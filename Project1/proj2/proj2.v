==> flow/design.v <==
module CacheController(clock, reset, state, count, miss, rd, macc, rrdy, rdrdy, wacpt) ;
	input clock, reset, macc, rrdy, rdrdy, wacpt, miss, rd ;
	output reg [3:0] state ;
	output reg [1:0] count ;
	always@(posedge clock)
		if(reset || !macc) state = 4'd0 ;
		else
		case(state)
			4'd0:
				begin
				count = 2'd0 ;
				if(!rd) state = 4'd4 ;
				else if (miss) state = 4'd1 ;
				else state = 4'd0 ;
				end
			4'd1: if(rrdy) state = 4'd2 ;
			4'd2: if(rdrdy) state = 4'd3 ;
			4'd3:
				begin
				if(rdrdy) state = 4'd3 ;
				else if(count >= 3) state = 4'd8 ;
				else
					begin
					count = count + 2'd1 ;
					state = 4'd2 ;
					end
				end
			4'd4: if(wacpt) state = 4'd5 ;
			4'd5: if(!wacpt) state = 4'd6 ;
			4'd6: if(wacpt) state = 4'd7 ;
			4'd7:
				begin
				if(wacpt) state = 4'd7 ;
				else if(!miss) state = 4'd8 ;
				else state = 4'd2 ;
				end
			4'd8: state = 4'd0 ;
			default: state = 4'd0 ;
		endcase
endmodule
module ProcInterface(clock, rd, addr, dout, complete, state, miss, blockdata) ;
	input clock, rd, miss ;
	input [15:0] addr ;
	input [3:0] state ;
	input [63:0] blockdata ;
	output reg [15:0] dout ;
	output complete ;
	wire en ;
	reg [15:0] muxOut ;
	assign en = (complete && rd) ;
	assign complete = (((state == 4'd0) && (miss == 1'b0) && (rd == 1'b1)) || (state == 4'd8)) ;
	always@(posedge clock)
		if(en) dout <= muxOut ;
		else dout <= dout ;
	always@(addr[1:0] or blockdata)
		case(addr[1:0])
			2'd0: muxOut <= blockdata[15:0] ;
			2'd1: muxOut <= blockdata[31:16] ;
			2'd2: muxOut <= blockdata[47:32] ;
			2'd3: muxOut <= blockdata[63:48] ;
			default: muxOut <= 16'h0000 ;
		endcase
endmodule
module ValidArray(clock, reset, valid, index, state) ;
	input clock, reset ;
	input [3:0] state, index ;
	output valid ;
	reg [15:0] validArray ;
	wire [15:0] decoder, mux1out, mux2out ;
	assign decoder = 16'b0000000000000001<<index ;
	assign mux1out = (state == 4'd8) ? (decoder | validArray) : validArray ;
	assign mux2out = reset ? 16'd0 : mux1out ;
	assign valid = validArray[index] ;
	always@(posedge clock)
		validArray <= mux2out ;
endmodule
module CacheData(clock, state, count, valid, miss, rd, addr, din, blockdata, offdata) ;
	input clock, rd, valid ;
	input [15:0] addr, din, offdata ;
	input [1:0] count ;
	input [3:0] state ;
	output miss ;
	output [63:0] blockdata ;
	reg [15:0] BlockReg0, BlockReg1, BlockReg2, BlockReg3 ;
	reg [1:0] blocksel0, blocksel1, blocksel2, blocksel3 ;
	reg [15:0] mux0out, mux1out, mux2out, mux3out ;
	wire ramrd ;
	wire [73:0] data ;
	CacheRAM cram(data, addr[5:2], ramrd) ;
	assign ramrd = !(state == 4'd3 || state == 4'd5) ;
	assign miss = (!valid) || (addr[15:6] != data[73:64]) ;
	assign data = ramrd ? 74'hz : {addr[15:6], BlockReg3, BlockReg2, BlockReg1, BlockReg0} ;
	assign blockdata = data[63:0] ;
	always@(blocksel0 or offdata or din or data[15:0])
		case(blocksel0)
			2'd0: mux0out <= offdata ;
			2'd1: mux0out <= din ;
			2'd2: mux0out <= data[15:0] ;
			2'd3: mux0out <= 16'h0000 ;
			default: mux0out <= 16'h0000 ;
		endcase
	always@(blocksel1 or offdata or din or data[31:16])
		case(blocksel1)
			2'd0: mux1out <= offdata ;
			2'd1: mux1out <= din ;
			2'd2: mux1out <= data[31:16] ;
			2'd3: mux1out <= 16'h0000 ;
			default: mux1out <= 16'h0000 ;
		endcase
	always@(blocksel2 or offdata or din or data[47:32])
		case(blocksel2)
			2'd0: mux2out <= offdata ;
			2'd1: mux2out <= din ;
			2'd2: mux2out <= data[47:32] ;
			2'd3: mux2out <= 16'h0000 ;
			default: mux2out <= 16'h0000 ;
		endcase
	always@(blocksel3 or offdata or din or data[63:48])	
		case(blocksel3)
			2'd0: mux3out <= offdata ;
			2'd1: mux3out <= din ;
			2'd2: mux3out <= data[63:48] ;
			2'd3: mux3out <= 16'h0000 ;
			default: mux3out <= 16'h0000 ;
		endcase
	always@(posedge clock)
		begin
		BlockReg0 <= mux0out ;
		BlockReg1 <= mux1out ;
		BlockReg2 <= mux2out ;
		BlockReg3 <= mux3out ;	
		end
	always@(count or addr[1:0] or state)
		case(state)
			4'd2: case(count)
				2'd0: begin blocksel0 = 2'd0 ; blocksel1 = 2'd2 ; blocksel2 = 2'd2 ; blocksel3 = 2'd2 ; end
				2'd1: begin blocksel0 = 2'd2 ; blocksel1 = 2'd0 ; blocksel2 = 2'd2 ; blocksel3 = 2'd2 ; end
				2'd2: begin blocksel0 = 2'd2 ; blocksel1 = 2'd2 ; blocksel2 = 2'd0 ; blocksel3 = 2'd2 ; end
				2'd3: begin blocksel0 = 2'd2 ; blocksel1 = 2'd2 ; blocksel2 = 2'd2 ; blocksel3 = 2'd0 ; end
				default: begin blocksel0 = 2'd2 ; blocksel1 = 2'd2 ; blocksel2 = 2'd2 ; blocksel3 = 2'd2 ; end
			      endcase
			4'd4: case(addr[1:0])
				2'd0: begin blocksel0 = 2'd1 ; blocksel1 = 2'd2 ; blocksel2 = 2'd2 ; blocksel3 = 2'd2 ; end
				2'd1: begin blocksel0 = 2'd2 ; blocksel1 = 2'd1 ; blocksel2 = 2'd2 ; blocksel3 = 2'd2 ; end
				2'd2: begin blocksel0 = 2'd2 ; blocksel1 = 2'd2 ; blocksel2 = 2'd1 ; blocksel3 = 2'd2 ; end
				2'd3: begin blocksel0 = 2'd2 ; blocksel1 = 2'd2 ; blocksel2 = 2'd2 ; blocksel3 = 2'd1 ; end
				default: begin blocksel0 = 2'd2 ; blocksel1 = 2'd2 ; blocksel2 = 2'd2 ; blocksel3 = 2'd2 ; end
			      endcase
			default: begin blocksel0 = 2'd2 ; blocksel1 = 2'd2 ; blocksel2 = 2'd2 ; blocksel3 = 2'd2 ; end
		endcase
endmodule
module MemInterface(state, addr, din, offdata, miss, rrqst, rdacpt, wrqst) ;
	input [3:0] state ;
	input [15:0] addr, din ;
	input miss ;
	output reg rrqst, rdacpt, wrqst ;
	output [15:0] offdata ;
	assign offdata = ((state == 4'd1) || (state == 4'd4) || (state == 4'd6)) ? ((state == 4'd6) ? din : addr) : 16'hzzzz ;
	always@(state or miss)
		case(state)
			4'd0: begin rrqst = 1'b0 ; rdacpt = 1'b0 ; wrqst = 1'b0 ; end
			4'd1: begin rrqst = 1'b1 ; rdacpt = 1'b0 ; wrqst = 1'b0 ; end
			4'd2: begin rrqst = 1'b0 ; rdacpt = 1'b0 ; wrqst = 1'b0 ; end
			4'd3: begin rrqst = 1'b0 ; rdacpt = 1'b1 ; wrqst = 1'b0 ; end
			4'd4: begin rrqst = miss ; rdacpt = 1'b0 ; wrqst = 1'b1 ; end
			4'd5: begin rrqst = 1'b0 ; rdacpt = 1'b0 ; wrqst = 1'b0 ; end
			4'd6: begin rrqst = 1'b0 ; rdacpt = 1'b0 ; wrqst = 1'b1 ; end
			4'd7: begin rrqst = 1'b0 ; rdacpt = 1'b0 ; wrqst = 1'b0 ; end
			4'd8: begin rrqst = 1'b0 ; rdacpt = 1'b0 ; wrqst = 1'b0 ; end
			default: begin rrqst = 1'b0 ; rdacpt = 1'b0 ; wrqst = 1'b0 ; end
		endcase
endmodule
# From RTL to reports: ValidArray
# The steps from the RTL of ValidArray to its reports follow in flow order.
# Lines are those of the file above, counted from 1.
# A cell with -- has no value.
dict set report setup {
  top {ValidArray}
  clock {clock}
  lib {sky130hd}
  corner {tt_025C_1v80}
}

# After elaboration
# Counts by Yosys on the flattened word-level netlist (proc, flatten, opt, wreduce; memories kept). Register bits leave out memories and registers merged into their read ports (data or address); mux counts leave out enables and synchronous resets folded into registers. Print and check cells are left out. Cells with the same type and inputs are merged into one.
dict set report word_totals {
  out_inout_bits 1
  input_bits 10
  regBits 16
  word_cells 5
}
dict set report op_classes {
  logic 1
  n_eq 1
  shifts 2
}
# op count
set ops {}
lappend ops {{1-bit by 4-bit << shifter with 16-bit output with constant A} 1}
lappend ops {{16-bit bitwise OR} 1}
lappend ops {{16-bit by 4-bit variable part select with 1-bit output} 1}
lappend ops {{4-bit == test with constant B} 1}

# Depth
# Depth = most cells in a row (Yosys ltp): at word level without a register or memory, in the mapped netlist without a sequential cell, where the memories' decode and read muxes count.
dict set report logic_depth {
  depth_word 2
  ABC_AREA 0
  mapped_depth 4
  ltp_nobuf 3
}

# After synthesis
# The flow's flattened synthesis, as Yosys stat reports it; memories are mapped. The netlist is that of the ABC_AREA named above (0 if unset); the other value can give another one.
# The area totals of this step are shown rounded.
dict set report synth_totals {
  cells 69
  flip_flops 16
  buffers 7
  sequential_area_um2 320.3
  mapped_area_um2 762.0
}
# cell count
set by_type {}
lappend by_type {sky130_fd_sc_hd__dfxtp_1 16}
lappend by_type {sky130_fd_sc_hd__a41oi_1 16}
lappend by_type {sky130_fd_sc_hd__mux4_1 4}
lappend by_type {sky130_fd_sc_hd__nor2_1 17}
lappend by_type {sky130_fd_sc_hd__buf_6 3}
lappend by_type {sky130_fd_sc_hd__mux2i_1 3}
lappend by_type {sky130_fd_sc_hd__nor4b_4 1}
lappend by_type {sky130_fd_sc_hd__buf_2 2}
lappend by_type {sky130_fd_sc_hd__and2b_1 1}
lappend by_type {sky130_fd_sc_hd__and2_1 1}
lappend by_type {sky130_fd_sc_hd__nor2b_1 1}
lappend by_type {sky130_fd_sc_hd__buf_1 1}
lappend by_type {sky130_fd_sc_hd__clkbuf_1 1}
lappend by_type {sky130_fd_sc_hd__clkinv_1 1}
lappend by_type {sky130_fd_sc_hd__inv_1 1}

# Worst setup path after synthesis
# Path of least setup slack by OpenSTA after synthesis, without wires, with an ideal clock, recovery checks aside; 20% of the period is set as input and as output delay. Where synthesis merged equal registers, the netlist keeps one of their names.
dict set report synth_path {
  path_type {input-to-output}
  startpoint {in index[1]}
  endpoint {out valid}
  n_path_buf 1
  slack_ns 0.102
  in_delay_ns 0.326
  tclk_ns 1.63
  required_time_ns 1.304
  t_arrival_ns 1.202
  output_delay_ns 0.326
  path_delay_ns 0.876
  path_stages 4
  t_first_pin_ns 0.326
  period_less_setup_slack_ns 1.528
}
# "path_delay_ns" = arrival - input delay + setup time.
# A path that ends at an output port has no setup time.
# "path_stages": output pins that drive a net of the path, with the launching flip-flop's if there is one; two outputs of one cell count as two.
# "period_less_setup_slack_ns" is the clock period less the worst setup slack; recovery checks do not enter. This is arithmetic on one report: input and output delays are still those of the set period (20% each).
# The rows between start and end are the longest chain of elaborated cells between them; the timing report does not say that the signal goes this way. Where chains are equally long, one stands for them.
# A line is the first line of the expression or statement that the cell stems from. Yosys adds cells for indexed reads and writes and turns some case tables into memories.
dict set report synth_between {
  cell_sequence {sky130_fd_sc_hd__buf_6 -> sky130_fd_sc_hd__mux4_1 -> sky130_fd_sc_hd__mux2i_1 -> sky130_fd_sc_hd__mux2i_1}
  elab_chain_len 1
  cone_cells 1
  lines_between 1
}
# item line_no
set synth_rtl {}
lappend synth_rtl {{from (decl)} 66} ;# input [3:0] state, index ;
lappend synth_rtl {{16-bit by 4-bit variable part select with 1-bit output} 73} ;# assign valid = validArray[index] ;
lappend synth_rtl {{to (decl)} 67} ;# output valid ;

# Timing after layout
# Path of least setup slack in the final report of run B (OpenROAD, finished layout, wires in). Where an end is a register, its clock arrival counts in the times.
dict set report layout_path {
  path_type {reg-to-output}
  startpoint {reg validArray[6]}
  endpoint {out valid}
  slack_ns -0.63
  required_time_ns 0.84
  n_path_buf 1
  t_arrival_ns 1.47
  tclk_ns 1.05
  path_stages 5
  output_delay_ns 0.21
  t_first_pin_ns 0.25
}
# The rows between start and end are the longest chain of elaborated cells between them; the timing report does not say that the signal goes this way. Where chains are equally long, one stands for them.
dict set report layout_between {
  cell_sequence {sky130_fd_sc_hd__dfxtp_2 -> sky130_fd_sc_hd__mux4_2 -> sky130_fd_sc_hd__mux2i_2 -> sky130_fd_sc_hd__mux2i_1 -> sky130_fd_sc_hd__buf_2}
  elab_chain_len 1
  cone_cells 1
  lines_between 1
}
# item line_no
set layout_rtl {}
lappend layout_rtl {{from (decl)} 68} ;# reg [15:0] validArray ;
lappend layout_rtl {{from (assign)} 75} ;# validArray <= mux2out ;
lappend layout_rtl {{16-bit by 4-bit variable part select with 1-bit output} 73} ;# assign valid = validArray[index] ;
lappend layout_rtl {{to (decl)} 67} ;# output valid ;

Module ValidArray, platform sky130hd: 2 stored runs of the flow (Yosys, OpenROAD) with differing settings, in no particular order. Input and output delays are each 20% of the period that was set; the output load is 0.01 pF.
"period_reached_ns": clock period set for the run, less the worst setup slack. It is reckoned from that one timing run; input and output delays stay at 20% of the period that was set.
By "timing.worst_path_ns" is meant the share of the clock period that the worst setup path is allowed (20% is reserved at inputs, 20% at outputs), minus its slack. Clock arrival times at its registers enter into it.
"totalPower_mw": no workload was simulated; the value follows from the tool's default switching activity.
The results are shown rounded.

[flow] run A: files
==> flow/run.sh <==
#!/bin/bash
# the make line also repeats the synthesis and layout settings of config.mk as NAME=value (left out here)
make -C /OpenROAD-flow-scripts/flow DESIGN_CONFIG=/design/flow/config.mk WORK_HOME=/design/flow/orfs CLKGATE_MAP_FILE= finish
==> flow/config.mk <==
export PLATFORM = sky130hd
export DESIGN_NAME = ValidArray
export DESIGN_NICKNAME = ValidArray
export VERILOG_FILES = /design/flow/design.v
export SDC_FILE = /design/flow/constraint.sdc
export NUM_CORES = 4
export LEC_CHECK = 0
export ABC_AREA = 0
export CAP_MARGIN = 30
export CELL_PAD_IN_SITES_GLOBAL_PLACEMENT = 1
export CORE_ASPECT_RATIO = 1.83
export CORE_MARGIN = 6
export CORE_UTILIZATION = 61
export CTS_CLUSTER_DIAMETER = 37
export GPL_ROUTABILITY_DRIVEN = 0
export HOLD_SLACK_MARGIN = -0.09
export MAX_ROUTING_LAYER = met5
export MIN_ROUTING_LAYER = met2
export PLACE_DENSITY = 0.51
export SLEW_MARGIN = 20
export TNS_END_PERCENT = 10
==> flow/constraint.sdc <==
create_clock -name core_clock -period 1.07 [get_ports {clock}]
set_input_delay 0.2140 -clock core_clock [delete_from_list [all_inputs] [get_ports {clock}]]
set_output_delay 0.2140 -clock core_clock [all_outputs]
set_load 0.01 [all_outputs]

[flow] run A: not finished: floorplanning ended with error PDN-0185

[flow] run B: files
==> flow/run.sh <==
#!/bin/bash
# the make line also repeats the synthesis and layout settings of config.mk as NAME=value (left out here)
make -C /OpenROAD-flow-scripts/flow DESIGN_CONFIG=/design/flow/config.mk WORK_HOME=/design/flow/orfs CLKGATE_MAP_FILE= finish
==> flow/config.mk <==
export PLATFORM = sky130hd
export DESIGN_NAME = ValidArray
export DESIGN_NICKNAME = ValidArray
export VERILOG_FILES = /design/flow/design.v
export SDC_FILE = /design/flow/constraint.sdc
export NUM_CORES = 4
export LEC_CHECK = 0
export CAP_MARGIN = 20
export CELL_PAD_IN_SITES_DETAIL_PLACEMENT = 1
export CORE_MARGIN = 2
export CORE_UTILIZATION = 17
export CTS_CLUSTER_DIAMETER = 313
export GPL_TIMING_DRIVEN = 1
export HOLD_SLACK_MARGIN = 0.25
export SLEW_MARGIN = 20
export TNS_END_PERCENT = 30
==> flow/constraint.sdc <==
create_clock -name core_clock -period 1.05 [get_ports {clock}]
set_input_delay 0.2100 -clock core_clock [delete_from_list [all_inputs] [get_ports {clock}]]
set_output_delay 0.2100 -clock core_clock [all_outputs]
set_load 0.01 [all_outputs]

[flow] run B: metrics
[metrics] synthArea_um2 = 762.0
[metrics] design_die_area_um2 = 5034
[metrics] final_cell_area_um2 = 1142
[metrics] fin_util_pct = 26.4
[metrics] worst_setup_slack_ns = -0.629
[metrics] total_negative_slack_ns = -0.629
[metrics] worst_hold_slack_ns = 0.430
[metrics] totalPower_mw = 1.343
[metrics] period_reached_ns = 1.679
[metrics] timing.worst_path_ns = 1.47
[metrics] worst_path_kind = reg-to-output
